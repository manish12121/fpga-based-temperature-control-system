==> flow/design.v <==
module user_interface (
    input wire clk,
    input wire btn_up,
    input wire btn_down,
    output reg [7:0] setpoint,
    output reg led,
    output reg buzzer
);
    reg [3:0] debounce_up, debounce_down;
    always @(posedge clk) begin
        if (btn_up && debounce_up == 4'b1111) begin
            setpoint <= setpoint + 1;
            debounce_up <= 0;
        end else if (btn_up) begin
            debounce_up <= debounce_up + 1;
        end
        if (btn_down && debounce_down == 4'b1111) begin
            setpoint <= setpoint - 1;
            debounce_down <= 0;
        end else if (btn_down) begin
            debounce_down <= debounce_down + 1;
        end
        if (setpoint >= 50) begin
            led <= 1;
            buzzer <= 1;
        end else begin
            led <= 0;
            buzzer <= 0;
        end
    end
endmodule
Tool chain data of user_interface
The steps from the RTL of user_interface to its reports follow in flow order.
Line numbers count from 1 in the design file above.
Operators: Yosys type, input widths -> output width; for muxes data width and select width s.
Library cell names are shortened.
{"block": "setup", "design": "user_interface", "clk_port": "clk", "lib": "sky130hd", "pvt_corner": "tt_025C_1v80"}

Elaborated design
Source: Yosys, flattened and elaborated, memories not mapped. Widths are those after wreduce. Registers that Yosys merges into a memory's read port (data or address) are not register bits. Print and check cells do not count. Equal cells are merged and count once.
{"block": "word_totals", "register_bits": 17, "input_bits": 3, "out_inout_bits": 10, "wordCells": 17}
{"block": "op_classes", "addsub": 4, "compare": 1, "n_eq": 2, "muxes": 3, "n_reduce_logical": 3}
{"block": "op_table", "cell": "$mux 8", "n": 2}
{"block": "op_table", "cell": "$add 4x1->4 const B", "n": 2}
{"block": "op_table", "cell": "$eq 4x4->1 const B", "n": 2}
{"block": "op_table", "cell": "$add 8x1->8 const B", "n": 1}
{"block": "op_table", "cell": "$sub 8x1->8 const B", "n": 1}
{"block": "op_table", "cell": "$ge 8x6->1 const B", "n": 1}
{"block": "op_table", "cell": "$logic_and 1x1->1", "n": 2}
{"block": "op_table", "cell": "$reduce_bool 2->1", "n": 1}
{"block": "op_table", "cell": "$mux 1", "n": 1}

Logic depth
Yosys ltp: most cells in a row. Word level: on the elaborated netlist, between registers, memories and ports. Mapped: between sequential cells and ports; inverters and the memories' decode and read muxes count.
{"block": "logic_depth", "ltp_word": 4, "abc_area": 0, "depth_mapped": 8, "depth_no_buf": 8}

Mapped cells and area
The flow's flattened synthesis, as Yosys stat reports it; memories are mapped. The netlist is that of the ABC_AREA named above (0 if unset); the other value can give another one.
{"block": "mapped", "mapped_cells": 89, "mapped_area_um2": 912.1, "seqArea_um2": 420.4, "ff_cells": 17, "buf_cells": 2}
{"block": "by_type", "type": "edfxtp_1", "n": 8, "type_area_um2": 240.23}
{"block": "by_type", "type": "dfxtp_1", "n": 9, "type_area_um2": 180.173}
{"block": "by_type", "type": "ha_1", "n": 8, "type_area_um2": 100.096}
{"block": "by_type", "type": "xnor2_1", "n": 7, "type_area_um2": 61.309}
{"block": "by_type", "type": "a21oi_1", "n": 7, "type_area_um2": 35.034}
{"block": "by_type", "type": "o21ai_0", "n": 7, "type_area_um2": 35.034}
{"block": "by_type", "type": "nand2_1", "n": 8, "type_area_um2": 30.029}
{"block": "by_type", "type": "nand3_1", "n": 5, "type_area_um2": 25.024}
{"block": "by_type", "type": "nand4_1", "n": 4, "type_area_um2": 25.024}
{"block": "by_type", "type": "inv_1", "n": 6, "type_area_um2": 22.522}
{"block": "by_type", "type": "fa_1", "n": 1, "type_area_um2": 20.019}
{"block": "by_type", "type": "mux2i_1", "n": 2, "type_area_um2": 20.019}
{"block": "by_type", "type": "nor2_1", "n": 4, "type_area_um2": 15.014}
{"block": "by_type", "type": "nor2b_4", "n": 1, "type_area_um2": 13.763}
{"block": "by_type", "type": "and3b_1", "n": 1, "type_area_um2": 8.758}
{"block": "by_type", "type": "o311ai_0", "n": 1, "type_area_um2": 8.758}
{"block": "by_type", "type": "o31a_1", "n": 1, "type_area_um2": 8.758}
{"block": "by_type", "type": "xor2_1", "n": 1, "type_area_um2": 8.758}
Not listed: further types 8, cells in them 8.

Timing after synthesis
Path of least setup slack by OpenSTA after synthesis, without wires, with an ideal clock, recovery checks aside; 20% of the period is set as input and as output delay. Where synthesis merged equal registers, the netlist keeps one of their names.
{"block": "synth_path", "kind": "input port to flip-flop", "from": "input port btn_down", "to": "register setpoint[6]", "period_ns": 3.01, "input_delay_ns": 0.602, "setup_time_ns": 0.135, "t_first_pin_ns": 0.602, "arrival_time_ns": 2.279, "t_required_ns": 2.875, "path_slack_ns": 0.596, "path_delay_ns": 1.812, "driving_pins": 8, "path_buffers": 1, "synth_period_reached_ns": 2.414}
"path_delay_ns" = arrival - input delay + setup time.
"driving_pins": output pins that drive a net of the path, with the launching flip-flop's if there is one; two outputs of one cell count as two.
"synth_period_reached_ns" = period - worst setup slack (recovery checks aside). The figure is calculated, with input and output delays left at 20% of the set period.
Between the ends stands the longest chain of elaborated cells between them, by number of cells; it is not shown to be the way that was timed. Of several equally long chains one is given.
Each line given opens the expression or statement behind the cell; cells for indexed reads and writes are added by Yosys, which also makes memories of some case tables.
The path ends at the data pin of a flip-flop with enable; ways to the enable are not counted.
{"block": "synth_via", "path_cell_list": "buf_2 nand4_1 inv_1 ha_1 nor2b_4 o31a_1 or4_1 nand3_1", "elab_chain_cells": 2, "cells_between": 2, "cone_lines": 1, "cone_classes": "mux: 1; reduce/logical: 1"}
{"block": "synth_rtl", "element": "from (decl)", "line": 4, "source": "input wire btn_down,"}
{"block": "synth_rtl", "element": "$logic_and 1x1->1", "line": 17, "source": "if (btn_down && debounce_down == 4'b1111) begin"}
{"block": "synth_rtl", "element": "$mux 8", "line": 17}
{"block": "synth_rtl", "element": "to (assign)", "line": 12, "source": "setpoint <= setpoint + 1;"}
{"block": "synth_rtl", "element": "to (assign)", "line": 18, "source": "setpoint <= setpoint - 1;"}
{"block": "synth_rtl", "element": "to (decl)", "line": 5, "source": "output reg [7:0] setpoint,"}

Timing after layout
Path of least setup slack in the final report of job 1 (OpenROAD, finished layout, wires in). Where an end is a register, its clock arrival counts in the times.
{"block": "layout_path", "kind": "flip-flop to flip-flop", "from": "register debounce_down[1]", "to": "register setpoint[6]", "period_ns": 1.83, "setup_time_ns": 0.13, "t_first_pin_ns": 0.25, "arrival_time_ns": 2.11, "t_required_ns": 1.95, "path_slack_ns": -0.16, "driving_pins": 9, "path_buffers": 0}
Between the ends stands the longest chain of elaborated cells between them, by number of cells; it is not shown to be the way that was timed. Of several equally long chains one is given.
The path ends at the data pin of a flip-flop with enable; ways to the enable are not counted.
{"block": "layout_via", "path_cell_list": "dfxtp_2 ha_4 nand4_1 inv_2 ha_4 nor2b_4 o31a_1 or4_1 nand3_1", "elab_chain_cells": 3, "cells_between": 3, "cone_lines": 1, "cone_classes": "eq/ne: 1; mux: 1; reduce/logical: 1"}
{"block": "layout_rtl", "element": "from (decl)", "line": 9, "source": "reg [3:0] debounce_up, debounce_down;"}
{"block": "layout_rtl", "element": "from (assign)", "line": 19, "source": "debounce_down <= 0;"}
{"block": "layout_rtl", "element": "from (assign)", "line": 21, "source": "debounce_down <= debounce_down + 1;"}
{"block": "layout_rtl", "element": "$eq 4x4->1", "line": 17, "source": "if (btn_down && debounce_down == 4'b1111) begin"}
{"block": "layout_rtl", "element": "$logic_and 1x1->1", "line": 17}
{"block": "layout_rtl", "element": "$mux 8", "line": 17}
{"block": "layout_rtl", "element": "to (assign)", "line": 12, "source": "setpoint <= setpoint + 1;"}
{"block": "layout_rtl", "element": "to (assign)", "line": 18, "source": "setpoint <= setpoint - 1;"}
{"block": "layout_rtl", "element": "to (decl)", "line": 5, "source": "output reg [7:0] setpoint,"}

# Flow runs of user_interface

Measured data: module user_interface, platform sky130hd, 2 stored runs of the flow under differing settings, order arbitrary. Input and output delays are each 20% of the period that was set; the output load is 0.01 pF.
"clock_period_reached_ns" is the run's clock period less its worst setup slack. It is reckoned from that one timing run; input and output delays stay at 20% of the period that was set.
"timing.worst_path_ns" means the part of the period allowed to the worst setup path (the constraints hold back 20% at inputs and 20% at outputs) less its slack; where the path has registers, the arrival times of their clocks count too.
"power_total_mw" is the tool's figure for a default switching activity; nothing was simulated.

{"run": "job 1", "settings": { "period_ns": 1.83, "CORE_UTILIZATION": 32, "PLACE_DENSITY": 0.38, "CORE_ASPECT_RATIO": 0.74, "CORE_MARGIN": 5, "TNS_END_PERCENT": 90, "ABC_AREA": 0, "CTS_CLUSTER_SIZE": 58, "MIN_ROUTING_LAYER": "met1", "CAP_MARGIN": 20, "SLEW_MARGIN": 20 }, "results": { "ws_hold_ns": 0.485, "die_um2": 4030.2, "power_total_mw": 1.458, "clock_period_reached_ns": 1.991, "stdcell_area_um2": 1388.8, "timing.worst_path_ns": 1.99, "critical_path_type": "flip-flop to flip-flop", "ys_area_um2": 912.1, "ws_setup_ns": -0.161, "final_setup_tns_ns": -0.350, "fin_util_frac": 0.518 }}
{"run": "job 2", "settings": { "period_ns": 1.88, "CORE_UTILIZATION": 53, "SETUP_SLACK_MARGIN": 0.31, "PLACE_DENSITY_LB_ADDON": 0.03, "CORE_MARGIN": 5, "GPL_TIMING_DRIVEN": 0, "GPL_ROUTABILITY_DRIVEN": 1, "CAP_MARGIN": 20, "MIN_ROUTING_LAYER": "met1", "MAX_ROUTING_LAYER": "met4", "SLEW_MARGIN": 20 }, "results": { "ws_setup_ns": -0.195, "fin_util_frac": 0.781, "final_setup_tns_ns": -0.256, "stdcell_area_um2": 1318.8, "power_total_mw": 1.312, "ys_area_um2": 912.1, "timing.worst_path_ns": 2.08, "critical_path_type": "flip-flop to flip-flop", "clock_period_reached_ns": 2.075, "die_um2": 2650.7, "ws_hold_ns": 0.335 }}
