==> flow/design.v <==
module DHT11 (
    input clk_i,
    inout w1_o,
    output reg done_o,
    output reg [7:0] temp_o,
    output reg [7:0] hum_o,
    output w1_d
);
    reg enw1 = 1'b1;
    reg w1 = 1'b0;
    assign w1_o = enw1 ? w1 : 1'bZ;
    assign w1_d = ~w1;
    reg [6:0] clk_div = 0;
    reg tick_1us = 0;
    always @(posedge clk_i) begin
        if (clk_div == 99) begin
            clk_div <= 0;
            tick_1us <= 1;
        end else begin
            clk_div <= clk_div + 1;
            tick_1us <= 0;
        end
    end
    reg [19:0] delay_cnt = 0;
    wire delay_done = (delay_cnt == 0);
    always @(posedge clk_i) begin
        if (~delay_done)
            delay_cnt <= delay_cnt - 1;
    end
    task delay_us(input [19:0] us);
        begin
            delay_cnt <= us;
        end
    endtask
    reg [3:0] state = 0;
    reg [5:0] bit_cnt = 0;
    reg [39:0] data = 0;
    reg [7:0] temp_sample = 0;
    reg [7:0] hum_sample = 0;
    reg last_w1 = 1;
    always @(posedge clk_i) begin
        if (tick_1us) begin
            last_w1 <= w1_o;
            case (state)
                0: begin  
                    enw1 <= 1;
                    w1 <= 0;
                    delay_us(18000);  
                    state <= 1;
                end
                1: begin  
                    enw1 <= 0;
                    delay_us(40);  
                    state <= 2;
                end
                2: begin  
                    if (~w1_o) begin
                        delay_us(80);  
                        state <= 3;
                    end
                end
                3: begin  
                    if (w1_o) begin
                        delay_us(80);  
                        state <= 4;
                        bit_cnt <= 0;
                    end
                end
                4: begin  
                    if (~w1_o) begin
                        delay_us(50);  
                        state <= 5;
                    end
                end
                5: begin  
                    delay_us(30);  
                    state <= 6;
                end
                6: begin
                    data <= {data[38:0], w1_o};  
                    bit_cnt <= bit_cnt + 1;
                    if (bit_cnt == 39) begin
                        state <= 7;
                    end else begin
                        state <= 4;
                    end
                end
                7: begin  
                    temp_sample <= data[23:16];
                    hum_sample <= data[39:32];
                    done_o <= 1;
                    delay_us(1000000);  
                    state <= 8;
                end
                8: begin
                    done_o <= 0;
                    state <= 0;
                end
            endcase
        end
    end
    always @(posedge clk_i) begin
        temp_o <= temp_sample;
        hum_o <= hum_sample;
    end
endmodule
# Step by step through the tools: DHT11
# Tool output for the design above, in the order of the flow.
# Lines are those of the file above, counted from 1.
# Library cell names are shortened.
# A cell with - has no value.
# design
top	DHT11
clock	clk_i
library	sky130hd
corner	tt_025C_1v80

# Word level
# Counts by Yosys on the flattened word-level netlist (proc, flatten, opt, wreduce; memories kept). Register bits leave out memories and registers merged into their read ports (data or address). Print and check cells are left out. Cells with the same type and inputs are merged into one.
# word_totals
regBits	92
in_bits	1
elab_cells	48
# op_classes
n_addsub	2
equal	13
mux	11
n_reduce_logical	11
# op_table
cell	count
4-bit case mux with 9-bit select	1
4-bit by 3-bit == test with 1-bit output (second input constant)	4
6-bit case mux with 2-bit select	1
4-bit two-way mux	3
9-bit nonzero test	1
2-bit AND reduction	4
4-bit by 2-bit == test with 1-bit output (second input constant)	2
7-bit by 1-bit adder with 7-bit output (second input constant)	1
7-bit == test (second input constant)	1
2-bit != test (second input constant)	3
2-bit nonzero test	3
6-bit by 1-bit adder with 6-bit output (second input constant)	1
6-bit == test (second input constant)	1
6-bit two-way mux	1
5-bit AND reduction	1
4-bit by 1-bit == test with 1-bit output (second input constant)	1
4-bit == test (second input constant)	1
4-bit logical NOT	1
1-bit case mux with 2-bit select	2
3-bit AND reduction	1
2-bit two-way mux	1
1-bit two-way mux	2

# Depth
# Depth = most cells in a row (Yosys ltp): at word level without a register or memory, in the mapped netlist without a sequential cell, where the memories' decode and read muxes count.
# depth
word_depth	3
ABC_AREA	0
ltp_mapped	4
ltp_nobuf	4

# Synthesis result
# Source: synth_stat.txt of the flow (Yosys; design flattened, memories mapped). It holds for the ABC_AREA given above (unset counts as 0); a run with the other value may have another netlist.
# synth_totals
stdcells	100
area_um2	1028.5
ff_cells	19
buf_cells	18
# by_type
cell_type	count	type_area_um2
edfxtp_1	11	330.317
dfxtp_1	8	160.154
buf_4	18	135.13
nor2_1	10	37.536
xnor2_1	4	35.034
xor2_1	3	26.275
ha_1	2	25.024
nand3_1	5	25.024
and2_1	3	18.768
a21oi_1	3	15.014
or4b_4	1	13.763
a31oi_1	2	12.512
nand2b_1	2	12.512
nor2b_1	2	12.512
nor3b_2	1	12.512
or3_1	2	12.512
a21boi_2	1	11.261
nand2_1	3	11.261
# Other cell types: 16; their cells: 19.

# Timing after synthesis
# OpenSTA on the mapped netlist: ideal clock, no wires. The path of least setup slack (recovery checks aside). Input and output delay are each 20% of the period. Register names are those of the netlist, which keeps one name where synthesis merged equal registers.
# synth_path
kind	reg-to-reg
from	reg state[0]
to	reg done_o
tclk_ns	1.67
setup_ns	0.298
t_arrival_ns	1.116
t_required_ns	1.372
path_slack_ns	0.256
path_delay_ns	1.414
path_stages	3
period_less_setup_slack_ns	1.414
# "path_delay_ns" is the arrival time less input delay plus setup time.
# "path_stages" counts driving pins, that of a launching flip-flop among them; a cell with two outputs on the path counts twice.
# "period_less_setup_slack_ns" = period - worst setup slack (recovery checks aside). The figure is calculated, with input and output delays left at 20% of the set period.
# Between the ends stands the longest chain of elaborated cells between them, by number of cells; it is not shown to be the way that was timed. Of several equally long chains one is given.
# A line is the first line of the expression or statement that the cell stems from. Yosys adds cells for indexed reads and writes and turns some case tables into memories.
# At most two assigning lines are given for a register; there are more.
# Only ways into the end's enable, where the timed path ends, are counted here.
# synth_via
cell_sequence	edfxtp_1 > or4b_4 > a21boi_2
elab_chain_cells	3
# synth_lines
element	line_no	rtl
start: declaration	35	reg [3:0] state = 0;
start: assignment	49	state <= 1;
start: assignment	54	state <= 2;
4-bit == test	44	case (state)
2-bit nonzero test	-
2-bit AND reduction	-
end: assignment	91	done_o <= 1;
end: assignment	96	done_o <= 0;
end: declaration	4	output reg done_o,

# Timing after layout
# From the final timing report of entry A: the path of least setup slack in the routed layout; clock arrival at registers is part of the times.
# layout_path
kind	reg-to-output
from	reg done_o
to	out done_o
tclk_ns	2.53
output_delay_ns	0.51
t_arrival_ns	1.15
t_required_ns	2.02
path_slack_ns	0.87
path_stages	2
# layout_via
cell_sequence	edfxtp_1 > clkdlybuf4s50_1
elab_chain_cells	0
# layout_lines
element	line_no	rtl
start: declaration	4	output reg done_o,
start: assignment	91	done_o <= 1;
start: assignment	96	done_o <= 0;
end: declaration	4

Memo
Re: implementation data of DHT11

DHT11 through Yosys and OpenROAD on sky130hd: 2 stored runs, unordered, with their settings and measured results. The constraints put input and output delay at 20% of the set period each and load the outputs with 0.01 pF.
"achieved_period_ns": clock period set for the run, less the worst setup slack. It is reckoned from that one timing run; input and output delays stay at 20% of the period that was set.
"power_mw" is the tool's figure for a default switching activity; nothing was simulated.

Entry A, flow files:
==> flow/run.sh <==
#!/bin/bash
# the make line also repeats the synthesis and layout settings of config.mk as NAME=value (left out here)
make -C /OpenROAD-flow-scripts/flow DESIGN_CONFIG=/design/flow/config.mk WORK_HOME=/design/flow/orfs CLKGATE_MAP_FILE= finish
==> flow/config.mk <==
export PLATFORM = sky130hd
export DESIGN_NAME = DHT11
export DESIGN_NICKNAME = DHT11
export VERILOG_FILES = /design/flow/design.v
export SDC_FILE = /design/flow/constraint.sdc
export NUM_CORES = 4
export LEC_CHECK = 0
export CAP_MARGIN = 20
export CORE_MARGIN = 2
export CORE_UTILIZATION = 40
export SLEW_MARGIN = 20
==> flow/constraint.sdc <==
create_clock -name core_clock -period 2.53 [get_ports {clk_i}]
set_input_delay 0.5060 -clock core_clock [delete_from_list [all_inputs] [get_ports {clk_i}]]
set_output_delay 0.5060 -clock core_clock [all_outputs]
set_load 0.01 [all_outputs]

==> results of entry A, as CSV <==
result,value
final_setup_ws_ns,0.872
timing.setup.tns_ns,0.000
fin_hold_ws_ns,0.469
finalCellArea_um2,1028.5
power_mw,0.4829
layout_utilization_pct,41.9
post_synth_area_um2,1028.5
design.die.area_um2,2992.6
achieved_period_ns,1.658

Entry B, flow files:
==> flow/run.sh <==
#!/bin/bash
# the make line also repeats the synthesis and layout settings of config.mk as NAME=value (left out here)
make -C /OpenROAD-flow-scripts/flow DESIGN_CONFIG=/design/flow/config.mk WORK_HOME=/design/flow/orfs CLKGATE_MAP_FILE= finish
==> flow/config.mk <==
export PLATFORM = sky130hd
export DESIGN_NAME = DHT11
export DESIGN_NICKNAME = DHT11
export VERILOG_FILES = /design/flow/design.v
export SDC_FILE = /design/flow/constraint.sdc
export NUM_CORES = 4
export LEC_CHECK = 0
export CAP_MARGIN = 20
export CORE_ASPECT_RATIO = 0.71
export CORE_MARGIN = 2
export CORE_UTILIZATION = 34
export GPL_ROUTABILITY_DRIVEN = 0
export HOLD_SLACK_MARGIN = 0.22
export PLACE_DENSITY_LB_ADDON = 0.18
export SLEW_MARGIN = 35
==> flow/constraint.sdc <==
create_clock -name core_clock -period 2.03 [get_ports {clk_i}]
set_input_delay 0.4060 -clock core_clock [delete_from_list [all_inputs] [get_ports {clk_i}]]
set_output_delay 0.4060 -clock core_clock [all_outputs]
set_load 0.01 [all_outputs]

==> results of entry B, as CSV <==
result,value
design.die.area_um2,3487.4
power_mw,0.6780
post_synth_area_um2,1028.5
final_setup_ws_ns,0.522
fin_hold_ws_ns,0.471
achieved_period_ns,1.508
layout_utilization_pct,37.4
timing.setup.tns_ns,0.000
finalCellArea_um2,1054.8
